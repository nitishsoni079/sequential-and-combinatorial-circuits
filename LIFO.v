==> flow/design.v <==
module LIFObuffer( dataIn,
                   dataOut,
                   RW,
                   EN,
                   Rst,
                   EMPTY,
                   FULL,
                   Clk
                  );
input [3:0]  dataIn;
input        RW,
             EN,
             Rst,
             Clk;
output  reg EMPTY,
            FULL;    
output reg [3:0] dataOut;
reg [3:0] stack_mem[0:3];
reg  [2:0] SP;
integer i;
always @ (posedge Clk)
begin
 if (EN==0);
 else begin
    if (Rst==1) begin
      SP       = 3'd4;
      EMPTY    = SP[2];
      dataOut  = 4'h0;
      for (i=0;i<4;i=i+1) begin
        stack_mem[i]= 0;
      end
     end
  else if (Rst==0) begin
    FULL = SP? 0:1;
    EMPTY  = SP[2];
    dataOut = 4'hx;
    if (FULL == 1'b0 && RW == 1'b0) begin
       SP            = SP-1'b1;
       FULL          = SP? 0:1;
       EMPTY         = SP[2];
       stack_mem[SP] = dataIn;
     end
   else if (EMPTY == 1'b0 && RW == 1'b1) begin
       dataOut  = stack_mem[SP];
       stack_mem[SP] = 0;
       SP  = SP+1;
       FULL  = SP? 0:1;
       EMPTY  = SP[2];
    end
   else;
  end
 end
end
endmodule
## From RTL to reports: LIFObuffer

What the tools print for LIFObuffer, step after step.
Lines are those of the file above, counted from 1.
Operators: Yosys type, input widths -> output width; for muxes data width and select width s.
Cell names lack the library's common part.
The mark - stands for no value.

- Top module: LIFObuffer
- Clock input: Clk
- Cell library: sky130hd
- Timing corner: tt_025C_1v80

## Word level

Source: Yosys, flattened and elaborated. Widths are those after wreduce. Registers that Yosys merges into a memory's read port (data or address) are not register bits. Print and check cells do not count. Equal cells are merged and count once.

- Word width x clocked read ports: 0
- Output and inout bits: 6
- Latch bits: 0
- Flip-flop bits (word level): 25
- Memories kept: 0
- Bits in read-only memories: 0
- Word-level cells: 64
- Memory bits (writable): 0
- Input bits: 8

- Multipliers: 0
- Bitwise operators: 4
- Divide/modulo/power cells: 0
- Reduce/logical cells: 16
- Equality and inequality tests: 6
- Magnitude comparators: 0
- Add/sub/neg operators: 2
- Shift operators: 0
- Multiplexer cells: 28

Operators with widths:

| cell | number |
|---|---|
| $pmux 4 s2 | 8 |
| $mux 4 | 10 |
| $reduce_or 3->1 | 8 |
| $pmux 4 s4 | 1 |
| $reduce_bool 3->1 | 3 |
| $eq 2x2->1 const B | 4 |
| $mux 1 | 7 |
| $mux 3 | 2 |
| $not 1->1 | 4 |
| $eq 2x1->1 const B | 2 |
| $logic_not 2->1 | 2 |
| $add 3x1->3 const B | 1 |
| $sub 3x1->3 const B | 1 |
| $logic_and 1x1->1 | 2 |
| $reduce_and 2->1 | 1 |

## Longest topological paths

Yosys ltp: most cells in a row. Word level: on the elaborated netlist, between registers, memories and ports. Mapped: between sequential cells and ports; inverters and the memories' decode and read muxes count.

- Depth in word-level cells: 5
- ABC_AREA: 1
- Gate-level depth with buffers: 7
- Depth with buffers taken out: 7

## After synthesis

Yosys stat after the flow's synthesis: flattened, memories mapped to cells. It holds for the ABC_AREA given above (unset counts as 0); a run with the other value may have another netlist.
The area totals of this step are shown rounded.

- Cell area after synthesis: 1280 um^2
- Mapped flip-flops: 25
- Standard cells after synthesis: 122
- Area of sequential cells: 751 um^2

Cells by type:

| cell type | number |
|---|---|
| edfxtp_1 | 25 |
| nand2_1 | 27 |
| ha_1 | 8 |
| a21oi_1 | 11 |
| nand2_4 | 4 |
| nor2_2 | 7 |
| inv_1 | 11 |
| nand3_1 | 7 |
| nor2_1 | 9 |
| o21ai_0 | 5 |
| inv_2 | 5 |
| a21oi_4 | 1 |
| nand2_2 | 1 |
| buf_2 | 1 |

## Timing after synthesis

Path of least setup slack by OpenSTA after synthesis, without wires, with an ideal clock, recovery checks aside; 20% of the period is set as input and as output delay. Where synthesis merged equal registers, the netlist keeps one of their names.

- Kind: flip-flop to flip-flop
- From: reg SP[0]
- To: reg stack_mem[0][0]
- Buffers on the path: 0
- Stages on the path: 8
- Setup time: 0.313 ns
- Clock period: 2.0 ns
- Delay of the path: 1.542 ns
- Time at the first pin: 0.000 ns
- Data required time: 1.687 ns
- Arrival: 1.229 ns
- Setup slack: 0.457 ns
- Period reached after synthesis: 1.543 ns

"delay of the path" = arrival - input delay + setup time.
"stages on the path" counts driving pins, that of a launching flip-flop among them; a cell with two outputs on the path counts twice.
"period reached after synthesis" = period - worst setup slack (recovery checks aside). The figure is calculated, with input and output delays left at 20% of the set period.
Between the ends stands the longest chain of elaborated cells between them, by number of cells; it is not shown to be the way that was timed. Of several equally long chains one is given.
A line is the first line of the expression or statement that the cell stems from. Yosys adds cells for indexed reads and writes and turns some case tables into memories.
A register here has more assigning lines than the two given.

- Cells stage by stage: edfxtp_1 > inv_1 > ha_1 > nand2_4 > nand2_4 > nand2_2 > nand2_4 > nor2_2
- Length of the longest elaborated chain: 5
- Elaborated cells on any way between the ends: 19
- Classes of those cells: add/sub (1); eq/ne (6); mux (5); logic (1); reduce/logical (6)

RTL lines, path post-synthesis:

| item | line | source |
|---|---|---|
| start, declared | 19 | `reg  [2:0] SP;` |
| start, assigned | 38 | `SP            = SP-1'b1;` |
| start, assigned | 46 | `SP  = SP+1;` |
| $sub 3x1->3 | 38 |  |
| $eq 2x2->1 | 41 | `stack_mem[SP] = dataIn;` |
| $reduce_or 3->1 | - |  |
| $pmux 4 s2 | 41 |  |
| $mux 4 | 37 | `if (FULL == 1'b0 && RW == 1'b0) begin` |
| end, assigned | 30 | `stack_mem[i]= 0;` |
| end, assigned | 41 |  |
| end, declared | 18 | `reg [3:0] stack_mem[0:3];` |

## Path in the finished layout

From the final timing report of flow run 1: the path of least setup slack in the routed layout; clock arrival at registers is part of the times.

- Kind: flip-flop to flip-flop
- From: reg SP[0]
- To: reg SP[1]
- Setup time: 0.22 ns
- Buffers on the path: 2
- Setup slack: 0.00 ns
- Clock period: 1.55 ns
- Time at the first pin: 0.33 ns
- Arrival: 1.66 ns
- Data required time: 1.66 ns
- Stages on the path: 9

Between the ends stands the longest chain of elaborated cells between them, by number of cells; it is not shown to be the way that was timed. Of several equally long chains one is given.
A register here has more assigning lines than the two given.

- Cells stage by stage: edfxtp_1 > inv_2 > ha_4 > buf_6 > a21oi_4 > buf_4 > nand2_1 > nand2_1 > nor2_1
- Length of the longest elaborated chain: 5
- Elaborated cells on any way between the ends: 8
- RTL lines with such cells: 5
- Classes of those cells: add/sub (2); mux (3); logic (1); reduce/logical (2)

RTL lines, path after layout:

| item | line | source |
|---|---|---|
| start, declared | 19 | `reg  [2:0] SP;` |
| start, assigned | 38 | `SP            = SP-1'b1;` |
| start, assigned | 46 | `SP  = SP+1;` |
| $reduce_bool 3->1 | 34 | `FULL = SP? 0:1;` |
| $mux 1 | 34 |  |
| $not 1->1 | 37 | `if (FULL == 1'b0 && RW == 1'b0) begin` |
| $logic_and 1x1->1 | 37 |  |
| $mux 3 | 37 |  |
| end, assigned | 38 |  |
| end, assigned | 46 |  |
| end, declared | 19 |  |

Memo
Re: implementation data of LIFObuffer

2 stored runs of LIFObuffer in the flow (synthesis by Yosys, layout by OpenROAD, sky130hd cells), in arbitrary order. Constraints: input delay and output delay 20% of the set period each, output load 0.01 pF.
By "clock period reached" is meant the clock period of the run minus its worst setup slack. This is arithmetic on one report: input and output delays are still those of the set period (20% each).
"worst path time" means the part of the period allowed to the worst setup path (the constraints hold back 20% at inputs and 20% at outputs) less its slack; where the path has registers, the arrival times of their clocks count too.
"total design power" rests on the timing tool's default activity at the inputs, not on a simulated workload.
The measured numbers are rounded.
Among the settings, n/a means not set for that run.

| item | flow run 1 | flow run 2 |
|---|---|---|
| period_ns | 1.55 | 3.39 |
| CORE_UTILIZATION | 53 | 41 |
| CORE_MARGIN | 8 | 6 |
| TNS_END_PERCENT | 80 | n/a |
| ABC_AREA | 1 | 0 |
| GPL_TIMING_DRIVEN | 1 | 0 |
| CTS_CLUSTER_DIAMETER | 297 | n/a |
| CAP_MARGIN | 20 | 20 |
| SLEW_MARGIN | 40 | 20 |
| SETUP_SLACK_MARGIN | n/a | 0.73 |
| PLACE_DENSITY | n/a | 0.76 |
| CELL_PAD_IN_SITES_GLOBAL_PLACEMENT | n/a | 3 |
| CELL_PAD_IN_SITES_DETAIL_PLACEMENT | n/a | 0 |
| MIN_ROUTING_LAYER | n/a | met2 |
| final setup TNS (ns) | -0.005 | 0.000 |
| Yosys chip area after synthesis (um^2) | 1280 | 1250 |
| die size (um^2) | 4240 | 4530 |
| clock period reached (ns) | 1.555 | 2.420 |
| utilization after routing | 0.754 | 0.513 |
| worst hold slack (ns) | 0.641 | 0.668 |
| setup slack of the worst path (ns) | -0.005 | 0.970 |
| standard-cell area of the final layout (um^2) | 1700 | 1450 |
| worst path time (ns) | 1.55 | 2.42 |
| worst setup path kind | flip-flop to flip-flop | flip-flop to flip-flop |
| total design power (uW) | 1430 | 625 |
